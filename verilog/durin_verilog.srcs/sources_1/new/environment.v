==> flow/design.v <==
`timescale 1ns / 1ps
module environment #(parameter TYPE_WIDTH = 1, DATA_WIDTH = 8) (
  input clk,
  input start,
  input [1:0] operation,
  input [TYPE_WIDTH+DATA_WIDTH-1:0] ref_in,
  input [TYPE_WIDTH+DATA_WIDTH-1:0] symbol,
  input [TYPE_WIDTH+DATA_WIDTH-1:0] value,
  output reg busy,
  output reg [TYPE_WIDTH+DATA_WIDTH-1:0] ref_out
);
  localparam STATE_INIT = 0;
  localparam STATE_OP_CASE = 1;
  localparam STATE_PAIR_WAIT_BUSY = 2;
  localparam STATE_PAIR_WAIT_DONE = 3;
  localparam STATE_NEW_ALLOC = 4;
  localparam STATE_NEW_DONE = 5;
  localparam STATE_BIND_ALLOC_TUPLE = 6;
  localparam STATE_BIND_LOAD_CAR = 7;
  localparam STATE_BIND_ALLOC_LIST = 8;
  localparam STATE_BIND_UPDATE_CAR = 9;
  localparam STATE_BIND_DONE = 10;
  localparam STATE_LOOKUP_STORE_ENV_REF = 11;
  localparam STATE_LOOKUP_LOAD_REF_CAR = 12;
  localparam STATE_LOOKUP_UPDATE_LIST_REF = 13;
  localparam STATE_LOOKUP_LIST_REF_CHECK = 14;
  localparam STATE_LOOKUP_LOAD_LIST_CAR = 15;
  localparam STATE_LOOKUP_UPDATE_TUPLE_REF = 16;
  localparam STATE_LOOKUP_LOAD_TUPLE_CAR = 17;
  localparam STATE_LOOKUP_SYMBOL_CHECK = 18;
  localparam STATE_LOOKUP_LOAD_LIST_CDR = 19;
  localparam STATE_LOOKUP_LOAD_TUPLE_CDR = 20;
  localparam STATE_LOOKUP_LOAD_REF_CDR = 21;
  localparam STATE_LOOKUP_UPDATE_ENV_REF = 22;
  localparam STATE_LOOKUP_REF_CHECK = 23;
  localparam STATE_LOOKUP_DONE = 24;
  localparam OP_NEW = 0;
  localparam OP_BIND = 1;
  localparam OP_LOOKUP = 2;
  reg [5:0] state, next_state, pair_continuation;
  reg [TYPE_WIDTH+DATA_WIDTH-1:0] env_ref, list_ref, tuple_ref;
  reg pair_start;
  reg [2:0] pair_operation;
  reg [TYPE_WIDTH+DATA_WIDTH-1:0] pair_car, pair_cdr, pair_ref_in;
  wire [TYPE_WIDTH+DATA_WIDTH-1:0] pair_ref_out;
  wire pair_busy;
  pair #(.TYPE_WIDTH(TYPE_WIDTH), .DATA_WIDTH(DATA_WIDTH)) pair_instance(
    .clk(clk),
    .start(pair_start),
    .operation(pair_operation),
    .car(pair_car),
    .cdr(pair_cdr),
    .ref_in(pair_ref_in),
    .busy(pair_busy),
    .ref_out(pair_ref_out)
  );
  always @(posedge clk) begin
    state <= next_state;
    busy <= busy;
    ref_out <= ref_out;
    env_ref <= env_ref;
    list_ref <= list_ref;
    tuple_ref <= tuple_ref;
    pair_start <= pair_start;
    pair_operation <= pair_operation;
    pair_car <= pair_car;
    pair_cdr <= pair_cdr;
    pair_ref_in <= pair_ref_in;
    pair_continuation <= pair_continuation;
    case (next_state)
      STATE_INIT: begin
        busy <= 1'b0;
      end
      STATE_OP_CASE: begin
        busy <= 1'b1;
      end        
      STATE_PAIR_WAIT_BUSY: begin
        pair_start <= 1'b0;
      end
      STATE_PAIR_WAIT_DONE: begin
      end
      STATE_NEW_ALLOC: begin
        pair_start <= 1'b1;
        pair_operation <= pair_instance.OP_NEW;
        pair_car <= {1'b1, 8'd0};
        pair_cdr <= ref_in;
      end
      STATE_NEW_DONE: begin
        ref_out <= pair_ref_out;
      end
      STATE_BIND_ALLOC_TUPLE: begin
        pair_start <= 1'b1;
        pair_operation <= pair_instance.OP_NEW;
        pair_car <= symbol;
        pair_cdr <= value;
      end
      STATE_BIND_LOAD_CAR: begin
        tuple_ref <= pair_ref_out;
        pair_start <= 1'b1;
        pair_operation <= pair_instance.OP_CAR;
        pair_ref_in <= ref_in;
      end
      STATE_BIND_ALLOC_LIST: begin
        pair_start <= 1'b1;
        pair_operation <= pair_instance.OP_NEW;
        pair_car <= tuple_ref;
        pair_cdr <= pair_ref_out;
      end
      STATE_BIND_UPDATE_CAR: begin
        pair_start <= 1'b1;
        pair_operation <= pair_instance.OP_SET_CAR;
        pair_ref_in <= ref_in;
        pair_car <= pair_ref_out;
      end
      STATE_BIND_DONE: begin
      end
      STATE_LOOKUP_STORE_ENV_REF: begin
        env_ref <= ref_in;
      end
      STATE_LOOKUP_LOAD_REF_CAR: begin
        pair_start <= 1'b1;
        pair_operation <= pair_instance.OP_CAR;
        pair_ref_in <= env_ref;
      end
      STATE_LOOKUP_UPDATE_LIST_REF: begin
        list_ref <= pair_ref_out;
      end
      STATE_LOOKUP_LIST_REF_CHECK: begin
      end
      STATE_LOOKUP_LOAD_LIST_CAR: begin
        pair_start <= 1'b1;
        pair_operation <= pair_instance.OP_CAR;
        pair_ref_in <= list_ref;
      end
      STATE_LOOKUP_UPDATE_TUPLE_REF: begin
        tuple_ref <= pair_ref_out;
      end
      STATE_LOOKUP_LOAD_TUPLE_CAR: begin
        pair_start <= 1'b1;
        pair_operation <= pair_instance.OP_CAR;
        pair_ref_in <= tuple_ref;
      end
      STATE_LOOKUP_SYMBOL_CHECK: begin
      end
      STATE_LOOKUP_LOAD_LIST_CDR: begin
        pair_start <= 1'b1;
        pair_operation <= pair_instance.OP_CDR;
        pair_ref_in <= list_ref;
      end
      STATE_LOOKUP_LOAD_TUPLE_CDR: begin
        pair_start <= 1'b1;
        pair_operation <= pair_instance.OP_CDR;
        pair_ref_in <= tuple_ref;
      end
      STATE_LOOKUP_LOAD_REF_CDR: begin
        pair_start <= 1'b1;
        pair_operation <= pair_instance.OP_CDR;
        pair_ref_in <= env_ref;
      end
      STATE_LOOKUP_UPDATE_ENV_REF: begin
        env_ref <= pair_ref_out;
      end
      STATE_LOOKUP_REF_CHECK: begin
      end
      STATE_LOOKUP_DONE: begin
        ref_out <= pair_ref_out;
      end
      default: begin
      end
    endcase 
  end
  always @(state or start or operation or pair_busy) begin
    case (state)
      STATE_INIT: begin
        if (start)
          next_state = STATE_OP_CASE;
        else
          next_state = STATE_INIT;
      end 
      STATE_OP_CASE: begin
        case (operation)
          OP_NEW:
            next_state = STATE_NEW_ALLOC;
          OP_BIND:
            next_state = STATE_BIND_ALLOC_TUPLE;
          OP_LOOKUP:
            next_state = STATE_LOOKUP_STORE_ENV_REF;
          default:
            next_state = STATE_INIT;
        endcase
      end
      STATE_PAIR_WAIT_BUSY: begin
        if (!pair_busy)
          next_state = STATE_PAIR_WAIT_BUSY;
        else
          next_state = STATE_PAIR_WAIT_DONE;
      end
      STATE_PAIR_WAIT_DONE: begin
        if (pair_busy)
          next_state = STATE_PAIR_WAIT_DONE;
        else
          next_state = pair_continuation;
      end
      STATE_NEW_ALLOC: begin
        next_state = STATE_PAIR_WAIT_BUSY;
        pair_continuation = STATE_NEW_DONE;
      end
      STATE_NEW_DONE: begin
        next_state = STATE_INIT;
      end
      STATE_BIND_ALLOC_TUPLE: begin
        next_state = STATE_PAIR_WAIT_BUSY;
        pair_continuation = STATE_BIND_LOAD_CAR;
      end
      STATE_BIND_LOAD_CAR: begin
        next_state = STATE_PAIR_WAIT_BUSY;
        pair_continuation = STATE_BIND_ALLOC_LIST;
      end
      STATE_BIND_ALLOC_LIST: begin
        next_state = STATE_PAIR_WAIT_BUSY;
        pair_continuation = STATE_BIND_UPDATE_CAR;
      end
      STATE_BIND_UPDATE_CAR: begin
        next_state = STATE_PAIR_WAIT_BUSY;
        pair_continuation = STATE_BIND_DONE;
      end
      STATE_BIND_DONE: begin
        next_state = STATE_INIT;
      end
      STATE_LOOKUP_STORE_ENV_REF: begin
        next_state = STATE_LOOKUP_LOAD_REF_CAR;
      end
      STATE_LOOKUP_LOAD_REF_CAR: begin
        next_state = STATE_PAIR_WAIT_BUSY;
        pair_continuation = STATE_LOOKUP_UPDATE_LIST_REF;
      end
      STATE_LOOKUP_UPDATE_LIST_REF: begin
        next_state = STATE_LOOKUP_LIST_REF_CHECK;
      end
      STATE_LOOKUP_LIST_REF_CHECK: begin
        if (list_ref == {1'b1, 8'd0})
          next_state = STATE_LOOKUP_LOAD_REF_CDR;
        else
          next_state = STATE_LOOKUP_LOAD_LIST_CAR;
      end
      STATE_LOOKUP_LOAD_LIST_CAR: begin
        next_state = STATE_PAIR_WAIT_BUSY;
        pair_continuation = STATE_LOOKUP_UPDATE_TUPLE_REF;
      end
      STATE_LOOKUP_UPDATE_TUPLE_REF: begin
        next_state = STATE_LOOKUP_LOAD_TUPLE_CAR;
      end
      STATE_LOOKUP_LOAD_TUPLE_CAR: begin
        next_state = STATE_PAIR_WAIT_BUSY;
        pair_continuation = STATE_LOOKUP_SYMBOL_CHECK;
      end
      STATE_LOOKUP_SYMBOL_CHECK: begin
        if (pair_ref_out == symbol)
          next_state = STATE_LOOKUP_LOAD_TUPLE_CDR;
        else
          next_state = STATE_LOOKUP_LOAD_LIST_CDR;
      end
      STATE_LOOKUP_LOAD_LIST_CDR: begin
        next_state = STATE_PAIR_WAIT_BUSY;
        pair_continuation = STATE_LOOKUP_UPDATE_LIST_REF;
      end
      STATE_LOOKUP_LOAD_TUPLE_CDR: begin
        next_state = STATE_PAIR_WAIT_BUSY;
        pair_continuation = STATE_LOOKUP_DONE;
      end
      STATE_LOOKUP_LOAD_REF_CDR: begin
        next_state = STATE_PAIR_WAIT_BUSY;
        pair_continuation = STATE_LOOKUP_UPDATE_ENV_REF;
      end
      STATE_LOOKUP_UPDATE_ENV_REF: begin
        next_state = STATE_LOOKUP_REF_CHECK;
      end
      STATE_LOOKUP_REF_CHECK: begin
        if (env_ref == {1'b1, 8'd0})
          next_state = STATE_LOOKUP_DONE;
        else
          next_state = STATE_LOOKUP_LOAD_REF_CAR;
      end
      STATE_LOOKUP_DONE: begin
        next_state = STATE_INIT;
      end
      default:
        next_state = STATE_INIT;
    endcase
  end
endmodule
`timescale 1ns / 1ps
module pair #(parameter TYPE_WIDTH = 1, DATA_WIDTH = 8) ( 
  input clk,
  input start,
  input [2:0] operation,
  input [TYPE_WIDTH+DATA_WIDTH-1:0] car,
  input [TYPE_WIDTH+DATA_WIDTH-1:0] cdr,
  input [TYPE_WIDTH+DATA_WIDTH-1:0] ref_in,
  output reg busy,
  output reg [TYPE_WIDTH+DATA_WIDTH-1:0] ref_out
);
  localparam STATE_INIT = 0;
  localparam STATE_OP_CASE = 1;
  localparam STATE_NEW = 2;
  localparam STATE_CAR = 3;
  localparam STATE_CDR = 4;
  localparam STATE_SET_CAR = 5;
  localparam STATE_SET_CDR = 6;
  localparam OP_NEW = 0;
  localparam OP_CAR = 1;
  localparam OP_CDR = 2;
  localparam OP_SET_CAR = 3;
  localparam OP_SET_CDR = 4;
  reg [2:0] state = STATE_INIT, next_state;
  reg [TYPE_WIDTH+DATA_WIDTH-1:0] cars [2**DATA_WIDTH-1:0];
  reg [TYPE_WIDTH+DATA_WIDTH-1:0] cdrs [2**DATA_WIDTH-1:0];
  reg [DATA_WIDTH-1:0] next_addr = 8'd1;
  always @(posedge clk) begin
    state <= next_state;
    next_addr <= next_addr;
    busy <= busy;
    ref_out <= ref_out;
    case (next_state)
      STATE_INIT: begin
        busy <= 1'b0;
      end
      STATE_OP_CASE: begin
        busy <= 1'b1;
      end
      STATE_NEW: begin
        next_addr <= next_addr + 1;
        ref_out <= {1'b1,next_addr};
        cars[next_addr] <= car;
        cdrs[next_addr] <= cdr;
      end
      STATE_CAR: begin
        ref_out <= cars[ref_in[DATA_WIDTH-1:0]];
      end
      STATE_CDR: begin
        ref_out <= cdrs[ref_in[DATA_WIDTH-1:0]];
      end
      STATE_SET_CAR: begin
        ref_out <= ref_in;
        cars[ref_in[DATA_WIDTH-1:0]] <= car;
      end
      STATE_SET_CDR: begin
        ref_out <= ref_in;
        cdrs[ref_in[DATA_WIDTH-1:0]] <= cdr;
      end
      default: begin
      end
    endcase
  end
  always @(state or start or operation) begin
    case (state)
      STATE_INIT:
        if (start)
          next_state = STATE_OP_CASE;
        else
          next_state = STATE_INIT;
      STATE_OP_CASE:
        case (operation)
          OP_NEW:
            next_state = STATE_NEW;
          OP_CAR:
            next_state = STATE_CAR;
          OP_CDR:
            next_state = STATE_CDR;
          OP_SET_CAR:
            next_state = STATE_SET_CAR;
          OP_SET_CDR:
            next_state = STATE_SET_CDR;
          default: begin
            next_state = STATE_INIT;
          end
        endcase
      STATE_NEW:
        next_state = STATE_INIT;
      STATE_CAR:
        next_state = STATE_INIT;
      STATE_CDR:
        next_state = STATE_INIT;
      STATE_SET_CAR:
        next_state = STATE_INIT;
      STATE_SET_CDR:
        next_state = STATE_INIT;
      default:
        next_state = state;
    endcase
  end
endmodule
## Tool chain data of environment

What the tools print for environment, step after step.
Line numbers count from 1 in the design file above.
Operators: Yosys type, input widths -> output width; for muxes data width and select width s.
Library cell names are shortened.
The mark - stands for no value.

| inputs | value |
|---|---|
| top module | environment |
| clock port | clk |
| cell library | sky130hd |
| corner | tt_025C_1v80 |

## Elaborated design

Yosys after proc, flatten, opt, wreduce and memory -nomap, before mapping. Print and check cells are not counted.
Memory sizes are those after Yosys's memory passes, which may raise the word count (mostly to a power of two), join words into wider ones and drop unused or constant bits.

| cells by class | value |
|---|---|
| add/subtract/negate cells | 1 |
| equality and inequality tests | 61 |
| muxes and demuxes | 38 |
| reduce/logical cells | 30 |

Operators by type and width:

| cell | count |
|---|---|
| $pmux 9 s4 | 3 |
| $eq 6x5->1 const B | 15 |
| $eq 6x4->1 const B | 13 |
| $pmux 6 s12 | 1 |
| $mux 8 | 7 |
| $mux 9 | 6 |
| $eq 6x3->1 const B | 7 |
| $pmux 9 s3 | 1 |
| $reduce_or 11->1 | 2 |
| $eq 3x3->1 const B | 7 |
| $eq 3x2->1 const B | 6 |
| $eq 6x2->1 const B | 3 |
| $eq 9x9->1 const B | 2 |
| $reduce_or 9->1 | 2 |
| $pmux 9 s2 | 1 |
| $reduce_bool 4->1 | 4 |
| $pmux 3 s5 | 1 |
| $reduce_or 2->1 | 7 |
| $eq 6x1->1 const B | 2 |
| $logic_not 6->1 | 2 |
| $pmux 4 s3 | 1 |
| $pmux 3 s4 | 1 |
| $mux 5 | 2 |
| $eq 3x1->1 const B | 3 |
| $logic_not 3->1 | 3 |
| $eq 9x9->1 | 1 |
| $pmux 3 s3 | 1 |
| $reduce_bool 2->1 | 4 |

Not listed: further kinds 12, cells in them 22.

| storage and ports | value |
|---|---|
| register bits after elaboration | 95 |
| bits in writable memories | 4608 |
| clocked read ports x word width | 18 |
| memories kept | 2 |
| input bits | 31 |
| output and inout port bits | 10 |
| word-level cells | 147 |

Memories:

| name | words | width | rd ports | wr ports | line | RTL |
|---|---|---|---|---|---|---|
| pair_instance.cars | 256 | 9 | 1 | 1 | 316 | `reg [TYPE_WIDTH+DATA_WIDTH-1:0] cars [2**DATA_WIDTH-1:0];` |
| pair_instance.cdrs | 256 | 9 | 1 | 1 | 317 | `reg [TYPE_WIDTH+DATA_WIDTH-1:0] cdrs [2**DATA_WIDTH-1:0];` |

## Logic depth

Longest topological path by Yosys (ltp), each cell counted once; first at word level (registers and memories cut), then after technology mapping (sequential cells cut; the memories' decode and read muxes count).

| logic depth | value |
|---|---|
| depth in word-level cells | 7 |
| ABC_AREA | 0 |
| gate-level depth with buffers | 12 |
| gate-level depth less buffers | 10 |

## Netlist

Yosys stat after the flow's synthesis: flattened, memories mapped to cells. It holds for the ABC_AREA given above (unset counts as 0); a run with the other value may have another netlist.
The area totals of this step are shown rounded.

| synthesis totals | value |
|---|---|
| mapped cells | 212 |
| cell area after synthesis | 0.0026 mm2 |
| area of sequential cells | 0.00157 mm2 |
| mapped flip-flops | 55 |
| buffer cells | 26 |

Cell types:

| cell type | count | total area (um2) |
|---|---|---|
| edfxtp_1 | 47 | 1.41E+03 |
| dfxtp_1 | 8 | 160.154 |
| xor2_1 | 10 | 87.584 |
| clkbuf_1 | 18 | 67.565 |
| ha_1 | 5 | 62.56 |
| nor2_1 | 15 | 56.304 |
| xnor2_1 | 6 | 52.55 |
| nand3_1 | 10 | 50.048 |
| inv_1 | 11 | 41.29 |
| nand2_1 | 11 | 41.29 |
| and3_1 | 6 | 37.536 |
| buf_6 | 3 | 33.782 |
| nor3_1 | 6 | 30.029 |
| a221oi_4 | 1 | 26.275 |
| nor4_2 | 2 | 25.024 |
| nor4bb_4 | 1 | 25.024 |
| o21ai_0 | 5 | 25.024 |
| o211ai_1 | 3 | 22.522 |

Not listed: further types 29, cells in them 44.
By module: a second synthesis without flattening, with its own total; a netlist apart from the flattened one above.

| second synthesis, totals | value |
|---|---|
| cells (unflattened synthesis) | 9138 |
| area total of the unflattened synthesis | 0.185 mm2 |

Rows give one instance, submodules left out.

By module:

| module | instances | cells | area (mm2) | sequential area (mm2) |
|---|---|---|---|---|
| pair | 1 | 8895 | 0.181 | 0.139 |
| environment | 1 | 243 | 0.00324 | 0.00205 |

## Worst setup path after synthesis

Source: OpenSTA report_checks on the synthesized netlist (no wires, ideal clock, input and output delay 20% of the period each), path of least setup slack; recovery checks are left aside. Register names are those of the netlist, which keeps one name where synthesis merged equal registers.

| timing path after synthesis | value |
|---|---|
| kind | input -> register |
| start point | in operation[0] |
| end point | reg env_ref[0] |
| clock period | 3.57 ns |
| external input delay | 0.714 ns |
| library setup time | 0.403 ns |
| launch time at the first pin | 0.714 ns |
| arrival | 2.829 ns |
| required time | 3.167 ns |
| path slack | 0.338 ns |
| path delay | 2.518 ns |
| stages on the path | 7 |
| path buffers | 0 |
| synthesis period reached | 3.232 ns |

"path delay" = arrival - input delay + setup time.
"stages on the path" counts driving pins, that of a launching flip-flop among them; a cell with two outputs on the path counts twice.
"synthesis period reached" = period - worst setup slack (recovery checks aside). The figure is calculated, with input and output delays left at 20% of the set period.
Between the ends stands the longest chain of elaborated cells between them, by number of cells; it is not shown to be the way that was timed. Of several equally long chains one is given.
A line is the first line of the expression or statement that the cell stems from. Yosys adds cells for indexed reads and writes and turns some case tables into memories.
A register here has more assigning lines than the two given.
Only ways into the end's enable, where the timed path ends, are counted here.

| on the way, after synthesis | value |
|---|---|
| cells stage by stage | inv_1 > ha_1 > a31o_2 > a32oi_1 > and3_1 > o21ai_0 > nor4b_1 |
| length of the longest elaborated chain | 5 |
| elaborated cells on any way between the ends | 8 |
| RTL lines with such cells | 3 |
| classes of those cells | 4 x eq/ne; 2 x mux; 2 x reduce/logical |

RTL lines, path after synthesis:

| what | line | RTL |
|---|---|---|
| start, declared | 5 | `input [1:0] operation,` |
| $eq 2x2->1 | 181 | `case (operation)` |
| $pmux 4 s3 | 181 |  |
| $pmux 6 s12 | 173 | `case (state)` |
| $eq 6x5->1 | 70 | `case (next_state)` |
| $reduce_bool 2->1 | - |  |
| end, assigned | 61 | `env_ref <= env_ref;` |
| end, assigned | 118 | `env_ref <= ref_in;` |
| end, declared | 41 | `reg [TYPE_WIDTH+DATA_WIDTH-1:0] env_ref, list_ref, tuple_ref;` |

## Timing after layout

From the final timing report of run 1: the path of least setup slack in the routed layout; clock arrival at registers is part of the times.

| timing path after layout | value |
|---|---|
| kind | input -> register |
| start point | in operation[0] |
| end point | reg pair_start |
| clock period | 2.7 ns |
| external input delay | 0.54 ns |
| library setup time | 0.24 ns |
| launch time at the first pin | 0.54 ns |
| arrival | 2.71 ns |
| required time | 2.76 ns |
| path slack | 0.05 ns |
| stages on the path | 11 |
| path buffers | 3 |

Between the ends stands the longest chain of elaborated cells between them, by number of cells; it is not shown to be the way that was timed. Of several equally long chains one is given.
A register here has more assigning lines than the two given.
Ways into the end's enable are left out, as the timed path ends at the data pin.

| on the way, after layout | value |
|---|---|
| cells stage by stage | clkdlybuf4s50_1 > buf_4 > ha_1 > o211ai_1 > o211a_1 > o211ai_4 > buf_6 > a31o_1 > a211oi_4 > nand2_2 > or2_1 |
| length of the longest elaborated chain | 6 |
| elaborated cells on any way between the ends | 19 |
| RTL lines with such cells | 3 |
| classes of those cells | 14 x eq/ne; 3 x mux; 2 x reduce/logical |

RTL lines, path after layout:

| what | line | RTL |
|---|---|---|
| start, declared | 5 | `input [1:0] operation,` |
| $eq 2x2->1 | 181 | `case (operation)` |
| $pmux 4 s3 | 181 |  |
| $pmux 6 s12 | 173 | `case (state)` |
| $eq 6x5->1 | 70 | `case (next_state)` |
| $reduce_or 11->1 | - |  |
| $pmux 1 s2 | 70 |  |
| end, assigned | 64 | `pair_start <= pair_start;` |
| end, assigned | 78 | `pair_start <= 1'b0;` |
| end, declared | 42 | `reg pair_start;` |

Some nets on the timed path still bear RTL names; the line given drives or declares the net.

Nets with RTL names, path after layout:

| net | line |
|---|---|
| next_state[2] | 173 |

Ticket comment

Design environment on sky130hd. What follows are 2 stored runs of the flow, each under its own settings; their order means nothing. The constraints put input and output delay at 20% of the set period each and load the outputs with 0.01 pF.
"period reached": clock period set for the run, less the worst setup slack. It is reckoned from that one timing run; input and output delays stay at 20% of the period that was set.
"time on the worst setup path" means the part of the period allowed to the worst setup path (the constraints hold back 20% at inputs and 20% at outputs) less its slack; where the path has registers, the arrival times of their clocks count too.
"power consumption": no workload was simulated; the value follows from the tool's default switching activity.
Values from the reports are rounded here.
Settings: . = not set for that run.

| setting or result | run 1 | run 2 |
|---|---|---|
| period_ns | 2.7 | 3.71 |
| CAP_MARGIN | 20 | 5 |
| CORE_MARGIN | 2 | 2 |
| CORE_UTILIZATION | 40 | 20 |
| SLEW_MARGIN | 20 | 20 |
| PLACE_DENSITY | . | 0.82 |
| HOLD_SLACK_MARGIN | . | -0.06 |
| CORE_ASPECT_RATIO | . | 0.93 |
| CELL_PAD_IN_SITES_DETAIL_PLACEMENT | . | 0 |
| ABC_AREA | . | 0 |
| GPL_TIMING_DRIVEN | . | 1 |
| CTS_CLUSTER_DIAMETER | . | 115 |
| MAX_ROUTING_LAYER | . | met4 |
| period reached (ns) | 2.646 | 3.082 |
| worst slack on setup checks (ns) | 0.054 | 0.628 |
| time on the worst setup path (ns) | 2.11 | 2.34 |
| worst setup path kind | input -> register | input -> register |
| standard-cell area after layout (mm2) | 0.00322 | 0.00323 |
| power consumption (mW) | 1.50 | 1.24 |
| total die area (mm2) | 0.00716 | 0.0139 |
| post-layout utilization | 0.511 | 0.252 |
| area of the synthesized netlist (mm2) | 0.0026 | 0.0026 |
| worst hold slack in the final report (ns) | 0.484 | 0.476 |
| final setup TNS (ns) | 0.000 | 0.000 |
